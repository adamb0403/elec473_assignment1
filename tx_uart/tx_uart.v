==> flow/design.v <==
module tx_7segdecoder (input [3:0] seven_seg_input,
                       output reg [6:0] seven_seg_output);
    always @(seven_seg_input) begin
        case (seven_seg_input)
            4'b0000: seven_seg_output = 7'b1000000;  
            4'b0001: seven_seg_output = 7'b1111001;  
            4'b0010: seven_seg_output = 7'b0100100;  
            4'b0011: seven_seg_output = 7'b0110000;  
            4'b0100: seven_seg_output = 7'b0011001;  
            4'b0101: seven_seg_output = 7'b0010010;  
            4'b0110: seven_seg_output = 7'b0000010;  
            4'b0111: seven_seg_output = 7'b1111000;  
            4'b1000: seven_seg_output = 7'b0000000;  
            4'b1001: seven_seg_output = 7'b0010000;  
            4'b1010: seven_seg_output = 7'b0001000;  
            4'b1011: seven_seg_output = 7'b0000011;  
            4'b1100: seven_seg_output = 7'b1000110;  
            4'b1101: seven_seg_output = 7'b0100001;  
            4'b1110: seven_seg_output = 7'b0000110;  
            4'b1111: seven_seg_output = 7'b0001110;  
        endcase
    end
endmodule
module tx_baud_counter (input clk,
                        input reset,
                        output baud_output);
    reg [10:0] count;  
	assign baud_output = (count == 11'd1301);  
    always @(posedge clk) begin
        if (!reset) begin
            count <= 0;  
        end
        else begin
            if (count == 1301) begin
                count <= 0;  
            end
            else begin
                count <= count + 11'b1;  
            end
        end
    end
endmodule
module tx_controller (input clk,
                      input reset,
                      input ctrl_pulser,
                      input ctrl_baud,
                      input ctrl_counter,
                      output ctrl_sr_load,
                      output reg [1:0] current_state,
                      output ctrl_sr_shift);
    parameter state_0 = 2'b00;
    parameter state_load = 2'b01;
    parameter state_shift = 2'b10;
    assign ctrl_sr_load = (current_state == state_load);
    assign ctrl_sr_shift = ((current_state == state_shift) & (ctrl_baud));
    initial
        current_state = state_0;  
    always @(posedge clk) begin
        if (!reset)
            current_state <= state_0;  
        case (current_state)
            state_0:
                if (ctrl_pulser)
                    current_state <= state_load;
            state_load:
                current_state <= state_shift;
            state_shift:
                if (ctrl_counter)
                    current_state <= state_0;
        endcase
    end
endmodule
module tx_counter (input clk,
                   input reset,
                   input count_enable,
                   output count_out);
    reg [3:0] count;
	assign count_out = (count == 4'd10);
    always @(posedge clk) begin
        if (!reset)
            count <= 0;  
        else if (count == 4'd10)
            count <= 0;  
        else if (count_enable)
            count <= count + 1;  
    end
endmodule
module tx_parity (input [6:0] parity_in,
                  output reg [10:0] parity_out);
    always @(parity_in) begin  
        parity_out[0] = 1'b1;  
        parity_out[1] = 1'b0;  
        parity_out[8:2] = parity_in;  
        parity_out[10] = 1'b1;  
        if (~^parity_in)  
            parity_out[9] = 1'b1;  
        else
            parity_out[9] = 1'b0;  
    end
endmodule
module tx_shift_register (input clk,
                          input reset,
                          input tx_sr_load,
                          input tx_sr_shift,
                          input [10:0] tx_sr_in,
                          output tx_sr_out);
    reg [10:0] tmp_data;  
	assign tx_sr_out = tmp_data[0];  
	initial
		tmp_data = 11'b1111111111;  
    always @(posedge clk) begin
        if (!reset)
            tmp_data <= 11'b1111111111;  
        else if (tx_sr_load)
            tmp_data <= tx_sr_in;  
        else if (tx_sr_shift) begin
            tmp_data <= tmp_data >> 1;
            tmp_data[10] <= 1'b1;
        end
    end
endmodule
module tx_single_pulser (input clk,
                         input reset,
                         input pulser_in,
                         output pulser_out);
    reg current_state;
    parameter wait_h = 1'b0;
    parameter wait_l = 1'b1;
    assign pulser_out = ((current_state == wait_h) & !pulser_in);
    initial
        current_state <= wait_h;  
    always @(posedge clk) begin
        if (!reset)
            current_state <= wait_h;  
        else begin
            case (current_state)
                wait_h: begin
                    if (!pulser_in)
                        current_state <= wait_l;
                end
                wait_l: begin
                    if (pulser_in)
                        current_state <= wait_h;
                end
            endcase
        end
    end
endmodule
module tx_synchroniser (input clk,
                        input key_in,
                        output key_out);
    reg ff1;
    reg ff2;
    assign key_out = ff2;  
    initial begin
        ff1 = 1'b1;
        ff2 = 1'b1;
    end
    always @(posedge clk) begin
        ff1 <= key_in;
        ff2 <= ff1;
    end
endmodule
module tx_uart (input CLOCK_50,
                input [3:0] KEY,
                input [8:2] SW,
                output UART_TXD,
                output [1:0] ctrl_state,
                output [6:0] HEX5,
                output [6:0] HEX4);
    wire synchroniser_pulser;
    wire pulser_ctrl;
    wire baud_ctrl;
    wire counter_ctrl;
    wire ctrl_shift_counter;
    wire ctrl_load;
    wire [10:0] parity_sr;
    tx_7segdecoder msb (
        .seven_seg_input(SW[8:6]),
        .seven_seg_output(HEX5[6:0])
        );
    tx_7segdecoder lsb (
        .seven_seg_input(SW[5:2]),
        .seven_seg_output(HEX4[6:0])
        );
    tx_baud_counter baud (
        .clk(CLOCK_50),
        .reset(KEY[0]),
        .baud_output(baud_ctrl)
        );
    tx_counter counter (
        .clk(CLOCK_50),
        .reset(KEY[0]),
        .count_enable(ctrl_shift_counter),
        .count_out(counter_ctrl)
    );
    tx_synchroniser synchroniser (
        .clk(CLOCK_50),
        .key_in(KEY[3]),
        .key_out(synchroniser_pulser)
    );
    tx_single_pulser pulser (
        .clk(CLOCK_50),
        .reset(KEY[0]),
        .pulser_in(synchroniser_pulser),
        .pulser_out(pulser_ctrl)
    );
    tx_parity parity (
        .parity_in(SW[8:2]),
        .parity_out(parity_sr[10:0])
    );
    tx_shift_register sr (
        .clk(CLOCK_50),
        .reset(KEY[0]),
        .tx_sr_load(ctrl_load),
        .tx_sr_shift(ctrl_shift_counter),
        .tx_sr_in(parity_sr[10:0]),
        .tx_sr_out(UART_TXD)
    );
    tx_controller ctrl (
        .clk(CLOCK_50),
        .reset(KEY[0]),
        .ctrl_pulser(pulser_ctrl),
        .ctrl_baud(baud_ctrl),
        .ctrl_counter(counter_ctrl),
        .ctrl_sr_load(ctrl_load),
        .ctrl_sr_shift(ctrl_shift_counter),
        .current_state(ctrl_state[1:0])
    );
endmodule
==> Tool chain data of tx_uart <==
Tool output for the design above, in the order of the flow.
Line numbers count from 1 in the design file above.
Operators carry their Yosys type and port widths (W data, S select, Z words).
Cell names lack the library's common part.
{ "design": {"top_module": "tx_uart", "clock_port": "CLOCK_50", "library": "sky130hd", "corner": "tt_025C_1v80"} }

==> After elaboration <==
Counts by Yosys on the flattened word-level netlist (proc, flatten, opt, wreduce; memories kept). Register bits leave out memories and registers merged into their read ports (data or address). Print and check cells are left out. Cells with the same type and inputs are merged into one.
Yosys's memory passes give these memory sizes; they may raise the number of words (mostly to a power of two), join words into wider ones and drop unused or constant bits.
{ "bits": {"word_cells": 35, "register_bits": 31, "memories": 2, "output_inout_bits": 17, "romBits": 224} }
{ "memory_table": {"columns": ["name", "words", "word_bits", "read_ports", "write_ports", "line", "rtl"], "rows": [
  ["(no name shown)", 16, 7, 1, 0, 4, "case (seven_seg_input)"],
  ["(no name shown)", 16, 7, 1, 0, 4, null]
]} }
{ "classes": {"reduce_and_logical": 6, "muxes": 10, "bitwise": 4, "addsub": 2, "eq_ne": 4} }
{ "op_table": {"columns": ["operator", "count"], "rows": [
  ["$mux W10", 2],
  ["$add A11 B1 Y11 const B", 1],
  ["$eq A11 B11 Y1 const B", 1],
  ["$reduce_xnor A7 Y1", 1],
  ["$pmux W2 S3", 1],
  ["$mux W2", 3],
  ["$reduce_or A2 Y1", 2],
  ["$add A4 B1 Y4 const B", 1],
  ["$eq A4 B4 Y1 const B", 1],
  ["$mux W1", 4],
  ["$and A1 B1 Y1", 2],
  ["$not A1 Y1", 2],
  ["$eq A2 B1 Y1 const B", 1],
  ["$eq A2 B2 Y1 const B", 1],
  ["$logic_not A2 Y1", 1],
  ["$reduce_bool A2 Y1", 1],
  ["$logic_not A1 Y1", 1]
]} }

==> Depth <==
Depth = most cells in a row (Yosys ltp): at word level without a register or memory, in the mapped netlist without a sequential cell, where the memories' decode and read muxes count.
{ "depth": {"depth_word": 4, "ABC_AREA": 0, "ltp_mapped": 7, "depth_no_buf": 7} }

==> Netlist <==
Yosys stat after the flow's synthesis: flattened, memories mapped to cells. It holds for the ABC_AREA given above (unset counts as 0); a run with the other value may have another netlist.
{ "synth_totals": {"flip_flops": 31, "yosys_area_um2": 1681.6, "stdcells": 178, "seq_area_um2": 620.6, "n_buf": 6} }
{ "types": {"columns": ["cell", "count", "area_total_um2"], "rows": [
  ["dfxtp_1", 31, 620.595],
  ["ha_1", 16, 200.192],
  ["a221o_1", 8, 80.077],
  ["nor2_1", 21, 78.826],
  ["xor2_1", 8, 70.067],
  ["o21ai_0", 10, 50.048],
  ["xnor2_1", 5, 43.792],
  ["nor4_4", 2, 42.541],
  ["a21oi_1", 8, 40.038],
  ["inv_1", 10, 37.536],
  ["nand2_1", 9, 33.782],
  ["nor2b_1", 5, 31.28],
  ["mux2i_1", 3, 30.029],
  ["a211oi_2", 2, 25.024],
  ["nand3_1", 5, 25.024],
  ["mux4_2", 1, 22.522],
  ["clkbuf_1", 4, 15.014],
  ["o211ai_1", 2, 15.014]
]} }
Not listed: further types 24, cells in them 28.
By module: a second synthesis without flattening, with its own total; a netlist apart from the flattened one above.
{ "hier_totals": {"hier_cells": 220, "area_unflattened_um2": 2069.5} }
Rows give one instance, submodules left out.
{ "by_module": {"columns": ["mod", "n_inst", "n_cells", "mod_area_um2", "seq_area_um2"], "rows": [
  ["tx_7segdecoder", 2, 32, 275.3, 0.0],
  ["tx_baud_counter", 1, 55, 519.2, 220.2],
  ["tx_shift_register", 1, 48, 504.2, 220.2],
  ["tx_counter", 1, 20, 183.9, 80.1],
  ["tx_parity", 1, 16, 145.1, 0.0],
  ["tx_controller", 1, 11, 92.6, 40.0],
  ["tx_synchroniser", 1, 2, 40.0, 40.0],
  ["tx_single_pulser", 1, 3, 30.0, 20.0],
  ["tx_uart", 1, 1, 3.8, 0.0]
]} }

==> Path before layout <==
Source: OpenSTA report_checks on the synthesized netlist (no wires, ideal clock, input and output delay 20% of the period each), path of least setup slack; recovery checks are left aside. Register names are those of the netlist, which keeps one name where synthesis merged equal registers.
{ "synth_path": {"path_type": "in2out", "from": "input port SW[5]", "to": "output port HEX4[0]", "path_buffers": 2, "t_arrival_ns": 1.485, "required_ns": 2.048, "path_delay_ns": 0.973, "tclk_ns": 2.56, "t_first_pin_ns": 0.512, "driving_pins": 4, "setup_slack_ns": 0.563, "in_delay_ns": 0.512, "synth_period_reached_ns": 1.997} }
"path_delay_ns" is the arrival time less input delay plus setup time.
A path that ends at an output port has no setup time.
"driving_pins": output pins that drive a net of the path, with the launching flip-flop's if there is one; two outputs of one cell count as two.
"synth_period_reached_ns" is the clock period less the worst setup slack; recovery checks do not enter. This is arithmetic on one report: input and output delays are still those of the set period (20% each).
The rows between start and end are the longest chain of elaborated cells between them; the timing report does not say that the signal goes this way. Where chains are equally long, one stands for them.
A line is the first line of the expression or statement that the cell stems from. Yosys adds cells for indexed reads and writes and turns some case tables into memories.
A memory read counts as a cell of the chain, while the word-level depth stops at memories.
{ "synth_via": {"path_cell_list": "clkbuf_1 -> clkbuf_1 -> nor2_1 -> o31ai_1", "elab_chain_cells": 1, "cells_between": 1, "lines_between": 1, "cone_classes": "memory: 1"} }
{ "synth_rtl": {"columns": ["item", "line", "rtl"], "rows": [
  ["start, declared", 166, "input [8:2] SW,"],
  ["$mem_v2 Z16 W7", 4, "case (seven_seg_input)"],
  ["end, declared", 170, "output [6:0] HEX4);"]
]} }

==> Worst path after layout <==
From the final timing report of stored run 1: the path of least setup slack in the routed layout; clock arrival at registers is part of the times.
{ "layout_path": {"path_type": "in2out", "from": "input port SW[2]", "to": "output port HEX4[3]", "t_first_pin_ns": 0.78, "t_arrival_ns": 2.84, "in_delay_ns": 0.78, "driving_pins": 6, "path_buffers": 2, "required_ns": 3.13, "setup_slack_ns": 0.29, "tclk_ns": 3.91} }
The rows between start and end are the longest chain of elaborated cells between them; the timing report does not say that the signal goes this way. Where chains are equally long, one stands for them.
A memory read counts as a cell of the chain, while the word-level depth stops at memories.
{ "layout_via": {"path_cell_list": "clkdlybuf4s50_1 -> inv_1 -> ha_1 -> inv_1 -> mux4_2 -> clkdlybuf4s50_1", "elab_chain_cells": 1, "cells_between": 1, "lines_between": 1, "cone_classes": "memory: 1"} }
{ "layout_rtl": {"columns": ["item", "line", "rtl"], "rows": [
  ["start, declared", 166, "input [8:2] SW,"],
  ["$mem_v2 Z16 W7", 4, "case (seven_seg_input)"],
  ["end, declared", 170, "output [6:0] HEX4);"]
]} }

tx_uart through Yosys and OpenROAD on sky130hd: 2 stored runs, unordered, with their settings and measured results. The constraints put input and output delay at 20% of the set period each and load the outputs with 0.01 pF.
"achieved_period_ns": clock period set for the run, less the worst setup slack. It is reckoned from that one timing run; input and output delays stay at 20% of the period that was set.
"worst_path_allowed_less_slack_ns" = time allowed to the worst setup path (clock period - input delay - output delay, where it has them) - its slack; a late launch clock adds to it, a late capture clock takes from it.
"total_power_uw" rests on the timing tool's default activity at the inputs, not on a simulated workload.

Stored run 1
==> flow/run.sh <==
#!/bin/bash
# the make line also repeats the synthesis and layout settings of config.mk as NAME=value (left out here)
make -C /OpenROAD-flow-scripts/flow DESIGN_CONFIG=/design/flow/config.mk WORK_HOME=/design/flow/orfs CLKGATE_MAP_FILE= finish
==> flow/config.mk <==
export PLATFORM = sky130hd
export DESIGN_NAME = tx_uart
export DESIGN_NICKNAME = tx_uart
export VERILOG_FILES = /design/flow/design.v
export SDC_FILE = /design/flow/constraint.sdc
export NUM_CORES = 4
export LEC_CHECK = 0
export ABC_AREA = 0
export CAP_MARGIN = 20
export CORE_ASPECT_RATIO = 1.29
export CORE_MARGIN = 2
export CORE_UTILIZATION = 29
export CTS_CLUSTER_DIAMETER = 91
export MIN_ROUTING_LAYER = met2
export SLEW_MARGIN = 30
export TNS_END_PERCENT = 20
==> flow/constraint.sdc <==
create_clock -name core_clock -period 3.91 [get_ports {CLOCK_50}]
set_input_delay 0.7820 -clock core_clock [delete_from_list [all_inputs] [get_ports {CLOCK_50}]]
set_output_delay 0.7820 -clock core_clock [all_outputs]
set_load 0.01 [all_outputs]

==> results of stored run 1, as JSON <==
{
  "achieved_period_ns": 3.622,
  "worst_path_allowed_less_slack_ns": 2.06,
  "worstPathKind": "in2out",
  "final_cell_area_um2": 2097.0,
  "fin_util_frac": 0.373,
  "total_power_uw": 848.9,
  "final_setup_tns_ns": 0.000,
  "synthesis_area_um2": 1681.6,
  "worst_hold_slack_ns": 0.336,
  "dieArea_um2": 6428.9,
  "fin_ws_ns": 0.288
}

Stored run 2
==> flow/run.sh <==
#!/bin/bash
# the make line also repeats the synthesis and layout settings of config.mk as NAME=value (left out here)
make -C /OpenROAD-flow-scripts/flow DESIGN_CONFIG=/design/flow/config.mk WORK_HOME=/design/flow/orfs CLKGATE_MAP_FILE= finish
==> flow/config.mk <==
export PLATFORM = sky130hd
export DESIGN_NAME = tx_uart
export DESIGN_NICKNAME = tx_uart
export VERILOG_FILES = /design/flow/design.v
export SDC_FILE = /design/flow/constraint.sdc
export NUM_CORES = 4
export LEC_CHECK = 0
export CAP_MARGIN = 20
export CELL_PAD_IN_SITES_DETAIL_PLACEMENT = 0
export CORE_ASPECT_RATIO = 1.94
export CORE_MARGIN = 5
export CORE_UTILIZATION = 21
export CTS_CLUSTER_DIAMETER = 71
export GPL_ROUTABILITY_DRIVEN = 1
export SLEW_MARGIN = 20
==> flow/constraint.sdc <==
create_clock -name core_clock -period 2.54 [get_ports {CLOCK_50}]
set_input_delay 0.5080 -clock core_clock [delete_from_list [all_inputs] [get_ports {CLOCK_50}]]
set_output_delay 0.5080 -clock core_clock [all_outputs]
set_load 0.01 [all_outputs]

==> results of stored run 2, as JSON <==
{
  "achieved_period_ns": 2.477,
  "worst_path_allowed_less_slack_ns": 1.46,
  "worstPathKind": "in2out",
  "final_cell_area_um2": 2366.0,
  "fin_util_frac": 0.302,
  "total_power_uw": 1549,
  "final_setup_tns_ns": 0.000,
  "synthesis_area_um2": 1681.6,
  "worst_hold_slack_ns": 0.322,
  "dieArea_um2": 9996.0,
  "fin_ws_ns": 0.063
}
